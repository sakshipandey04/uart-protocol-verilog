==> flow/design.v <==
`timescale 1ns / 1ps
module uart_rx (
    input  wire       clk,        
    input  wire       rst,        
    input  wire       rx,         
    output reg [7:0]  rx_data,    
    output reg        rx_done     
);
    localparam integer BAUD_COUNT      = 10416;
    localparam integer HALF_BAUD_COUNT = 5208;
    localparam IDLE  = 3'b000;
    localparam START = 3'b001;
    localparam DATA  = 3'b010;
    localparam STOP  = 3'b011;
    localparam DONE  = 3'b100;
    reg [2:0] state;
    reg [13:0] baud_cnt;
    reg [2:0]  bit_cnt;
    reg [7:0]  shift_reg;
    always @(posedge clk or posedge rst) begin
        if (rst) begin
            state     <= IDLE;
            baud_cnt  <= 14'd0;
            bit_cnt   <= 3'd0;
            shift_reg <= 8'd0;
            rx_data   <= 8'd0;
            rx_done   <= 1'b0;
        end
        else begin
            rx_done <= 1'b0;   
            case (state)
                IDLE: begin
                    baud_cnt <= 14'd0;
                    bit_cnt  <= 3'd0;
                    if (rx == 1'b0) begin   
                        state <= START;
                    end
                end
                START: begin
                    if (baud_cnt == HALF_BAUD_COUNT - 1) begin
                        baud_cnt <= 14'd0;
                        if (rx == 1'b0) begin
                            state <= DATA;  
                        end
                        else begin
                            state <= IDLE;  
                        end
                    end
                    else begin
                        baud_cnt <= baud_cnt + 1'b1;
                    end
                end
              DATA: begin
              if (baud_cnt == BAUD_COUNT - 1) begin
                  baud_cnt <= 14'd0;
               shift_reg[bit_cnt] <= rx;
              if (bit_cnt == 3'd7) begin
                  bit_cnt <= 3'd0;
                  state <= STOP;
                 end
             else begin
                bit_cnt <= bit_cnt + 1'b1;
             end
          end
        else begin
            baud_cnt <= baud_cnt + 1'b1;
        end
      end
                STOP: begin
                    if (baud_cnt == BAUD_COUNT - 1) begin
                        baud_cnt <= 14'd0;
                        if (rx == 1'b1) begin
                            rx_data <= shift_reg;
                            state <= DONE;
                        end
                        else begin
                            state <= IDLE;  
                        end
                    end
                    else begin
                        baud_cnt <= baud_cnt + 1'b1;
                    end
                end
                DONE: begin
                    rx_done <= 1'b1;  
                    state <= IDLE;
                end
                default: state <= IDLE;
            endcase
        end
    end
endmodule
`timescale 1ns / 1ps
module uart_top (
    input  wire clk,
    input  wire rst,
    input  wire tx_start,
    input  wire [7:0] tx_data,
    output wire tx,           
    output wire [7:0] rx_data,
    output wire rx_done
);
    wire uart_line;
    uart_tx tx_inst (
        .clk      (clk),
        .rst      (rst),
        .tx_start (tx_start),
        .tx_data  (tx_data),
        .tx       (uart_line),
        .tx_busy  ()
    );
    uart_rx rx_inst (
        .clk     (clk),
        .rst     (rst),
        .rx      (uart_line),
        .rx_data (rx_data),
        .rx_done (rx_done)
    );
    assign tx = uart_line;
endmodule
`timescale 1ns / 1ps
module uart_tx(
    input wire clk,  
    input wire rst,   
    input wire tx_start,    
    input wire [7:0] tx_data,  
    output reg tx,         
    output reg tx_busy    
    );
    localparam integer BAUD_COUNT = 10416;  
    localparam IDLE = 2'b00;
    localparam START = 2'b01;
    localparam DATA = 2'b10;
    localparam STOP = 2'b11;
    reg [1:0] state;
    reg [13:0] baud_cnt;  
    reg [2:0] bit_cnt;   
    reg [7:0] shift_reg;  
     always@(posedge clk or posedge rst) begin
     if(rst) begin
        state <= IDLE;
        tx  <= 1'b1;  
        tx_busy <= 1'b0;
        baud_cnt <= 14'd0;
        bit_cnt <= 3'd0;
        shift_reg <= 8'd0;
     end
     else begin
        case(state)
            IDLE: begin
               tx <= 1'b1;
               tx_busy <= 1'b0;
               baud_cnt <= 14'd0;
               bit_cnt <= 3'd0;
               if(tx_start) begin
               shift_reg <= tx_data;
               tx_busy <= 1'b1;
               state <= START;
               end
           end
            START: begin
            tx<= 1'b0;  
            if(baud_cnt == BAUD_COUNT -1) begin
               baud_cnt <= 14'd0;
               state <= DATA;
             end
             else begin
                baud_cnt <= baud_cnt + 1'b1;
             end
           end
           DATA: begin
           tx <= shift_reg[0];  
           if(baud_cnt == BAUD_COUNT -1) begin
             baud_cnt <= 14'd0;
             shift_reg <= shift_reg >> 1;
              if(bit_cnt == 3'd7)begin
                 bit_cnt <= 3'd0;
                 state <= STOP;
              end
              else begin
                  bit_cnt <= bit_cnt + 1'b1;
              end
             end
             else begin 
                baud_cnt <= baud_cnt + 1'b1;
                 end
            end  
         STOP: begin
           tx<= 1'b1;  
           if(baud_cnt == BAUD_COUNT -1) begin
               baud_cnt <= 14'd0;
               state <= IDLE;
             end
           else begin
               baud_cnt <= baud_cnt + 1'b1;
            end
          end
        default : state <= IDLE;
      endcase
    end
  end
endmodule
# Reports on uart_top
# What the tools print for uart_top, step after step.
# Line numbers count from 1 in the design file above.
# Operators: Yosys type, input widths -> output width; for muxes data width and select width s.
# Library cell names are shortened.
# A cell with - has no value.
# setup
top,uart_top
clock,clk
cell_library,sky130hd
pvt_corner,tt_025C_1v80

# Word level
# Yosys after proc, flatten, opt, wreduce and memory -nomap, before mapping. Memory bits, and registers merged into a memory's read port (data or address), are not among the register bits. Print and check cells are not counted. Equal cells are merged and count once.
# word_totals
output_inout_bits,10
register_bits,65
inputBits,11
elab_cells,89
# classes
reduce_and_logical,16
equal,22
n_addsub,5
muxes,30
n_shift,2
n_logic,3
# ops
op,count
$pmux 14 s3,1
$mux 14,3
$mux 3,10
$add 14x1->14 const B,2
$eq 14x14->1 const B,2
$pmux 14 s2,1
$ne 2x1->1 const B,8
$pmux 8 s2,1
$mux 8,2
$eq 14x13->1 const B,1
$pmux 3 s4,1
$pmux 3 s2,2
$mux 2,6
$eq 3x3->1 const B,3
$shift 1x4->8,1
$shift 1x4->8 const A,1
$reduce_bool 4->1,2
$and 8x8->8,1
$or 8x8->8,1
$not 8->8,1
$pmux 2 s4,1
$reduce_and 2->1,3
$add 3x1->3 const B,2
$eq 3x2->1 const B,2
$reduce_and 3->1,2
$reduce_and 6->1,1
$reduce_and 5->1,1
$eq 2x2->1 const B,2
# Other operator kinds: 11; their cells: 14.

# Depth
# Yosys ltp: most cells in a row. Word level: on the elaborated netlist, between registers, memories and ports. Mapped: between sequential cells and ports; inverters and the memories' decode and read muxes count.
# depth
ltp_word,5
ABC_AREA,0
mapped_depth,7
mapped_depth_nobuf,6

# After synthesis
# The flow's flattened synthesis, as Yosys stat reports it; memories are mapped. The netlist is that of the ABC_AREA named above (0 if unset); the other value can give another one.
# The area totals of this step are shown rounded.
# types
cell,count,area_total_um2
dfrtp_1,66,1.65E+03
nor2_1,38,142.637
mux2_2,12,135.13
o21ai_0,25,125.12
ha_1,9,112.608
a22o_1,11,96.342
xnor2_1,10,87.584
nand2_1,22,82.579
mux2i_1,8,80.077
dfstp_2,3,78.826
nand3_1,14,70.067
xor2_1,8,70.067
inv_1,15,56.304
a21oi_1,10,50.048
and3_1,8,50.048
a31oi_1,6,37.536
nand4bb_1,3,33.782
nor3_1,6,30.029
# Not listed: further types 27, cells in them 49.
# synth_totals
buffers,10
flip_flops,69
synth_area_um2,3380
seq_area_um2,1730
mapped_cells,323
# By module: a second synthesis without flattening, with its own total; a netlist apart from the flattened one above.
# unflattened
hier_cells,321
area_unflattened_um2,3460
# Each row is one instance without its submodules.
# by_module
module,seq_area_um2,n_inst,cells,area_um2
uart_rx,977,1,180,1970
uart_tx,778,1,141,1500
uart_top,0.0,1,0,0.0

# Timing after synthesis
# OpenSTA on the mapped netlist: ideal clock, no wires. The path of least setup slack (recovery checks aside). Input and output delay are each 20% of the period. Register names are those of the netlist, which keeps one name where synthesis merged equal registers.
# synth_timing
path_kind,register -> register
start,register rx_inst.baud_cnt[4]
end,register rx_inst.shift_reg[0]
driving_pins,6
path_buffers,0
period_ns,3.8
t_required_ns,3.675
setup_slack_ns,1.571
t_first_pin_ns,0.000
setup_time_ns,0.125
path_delay_ns,2.229
arrival_ns,2.104
synth_period_reached_ns,2.229
# "path_delay_ns" = arrival - input delay + setup time.
# "driving_pins" counts driving pins, that of a launching flip-flop among them; a cell with two outputs on the path counts twice.
# "synth_period_reached_ns" = period - worst setup slack (recovery checks aside). The figure is calculated, with input and output delays left at 20% of the set period.
# Between the ends stands the longest chain of elaborated cells between them, by number of cells; it is not shown to be the way that was timed. Of several equally long chains one is given.
# Each line given opens the expression or statement behind the cell; cells for indexed reads and writes are added by Yosys, which also makes memories of some case tables.
# A register here has more assigning lines than the two given.
# synth_via
path_cell_list,dfrtp_1 > or4b_1 > nor4_2 > nand3b_1 > nor4b_2 > mux2_2
elab_chain_len,2
cells_between,2
classes_between,1 x eq/ne; 1 x reduce/logical
# synth_rtl
element,line_no,source
from (decl),17,reg [13:0] baud_cnt;
from (assign),50,baud_cnt <= baud_cnt + 1'b1;
from (assign),66,baud_cnt <= baud_cnt + 1'b1;
$eq 14x14->1,54,if (baud_cnt == BAUD_COUNT - 1) begin
$reduce_and 2->1,-,
to (assign),25,shift_reg <= 8'd0;
to (assign),56,shift_reg[bit_cnt] <= rx;
to (decl),19,reg [7:0]  shift_reg;

# Path in the finished layout
# From the final timing report of run 2: the path of least setup slack in the routed layout; clock arrival at registers is part of the times.
# layout_timing
path_kind,register -> register
start,register rx_inst.baud_cnt[4]
end,register rx_inst.bit_cnt[1]
t_required_ns,1.82
period_ns,1.6
t_first_pin_ns,0.34
path_buffers,4
driving_pins,10
setup_time_ns,0.12
setup_slack_ns,-0.56
arrival_ns,2.38
# Between the ends stands the longest chain of elaborated cells between them, by number of cells; it is not shown to be the way that was timed. Of several equally long chains one is given.
# A register here has more assigning lines than the two given.
# layout_via
path_cell_list,dfrtp_1 > buf_6 > buf_6 > buf_6 > or4b_4 > nor4_4 > buf_6 > nor2_1 > a31oi_1 > mux2i_1
elab_chain_len,3
cells_between,5
classes_between,2 x eq/ne; 2 x mux; 1 x reduce/logical
# layout_rtl
element,line_no,source
from (decl),17,reg [13:0] baud_cnt;
from (assign),50,baud_cnt <= baud_cnt + 1'b1;
from (assign),66,baud_cnt <= baud_cnt + 1'b1;
$eq 14x14->1,54,if (baud_cnt == BAUD_COUNT - 1) begin
$mux 3,54,
$pmux 3 s2,31,case (state)
to (assign),34,bit_cnt  <= 3'd0;
to (assign),62,bit_cnt <= bit_cnt + 1'b1;
to (decl),18,reg [2:0]  bit_cnt;

# Measured results for uart_top: 2 stored runs of the Yosys and OpenROAD flow on sky130hd. The settings differ; the order carries no meaning. The constraints put input and output delay at 20% of the set period each and load the outputs with 0.01 pF.
# "timing.worst_path_ns": the worst setup path's part of the clock period (all of it between registers, 20% less for each end at a port) less its slack. A launch clock that arrives late makes it longer, a capture clock that arrives late makes it shorter.
# By "total_power_w" is meant OpenSTA's value without simulated activity: inputs other than the clock are taken to toggle once in ten clock periods, and the tool carries that through the logic.
# Values from the reports are rounded here.
# Settings: - = not set for that run.
# A result given as - is not shown for that run.
name,run 1,run 2
period_ns,4.36,1.6
CORE_UTILIZATION,48,23
SETUP_SLACK_MARGIN,0.87,0.17
PLACE_DENSITY_LB_ADDON,0.19,-
CELL_PAD_IN_SITES_GLOBAL_PLACEMENT,3,0
TNS_END_PERCENT,70,-
GPL_TIMING_DRIVEN,0,-
GPL_ROUTABILITY_DRIVEN,0,-
SLEW_MARGIN,5,20
MIN_ROUTING_LAYER,met1,-
CAP_MARGIN,20,20
CORE_MARGIN,2,7
PLACE_DENSITY,-,0.41
HOLD_SLACK_MARGIN,-,-0.01
CORE_ASPECT_RATIO,-,1.42
CELL_PAD_IN_SITES_DETAIL_PLACEMENT,-,2
yosys.chip_area_um2,-,3380
die_footprint_um2,-,18300
layout_stdcell_area_um2,-,5340
utilization_pct,-,37.3
timing.setup.ws_ns,-,-0.565
final_setup_tns_ns,-,-30.4
total_power_w,-,0.0047
timing.worst_path_ns,-,2.16
worstPathKind,-,register -> register
# Run 1: incomplete, placement halted on FLW-0024
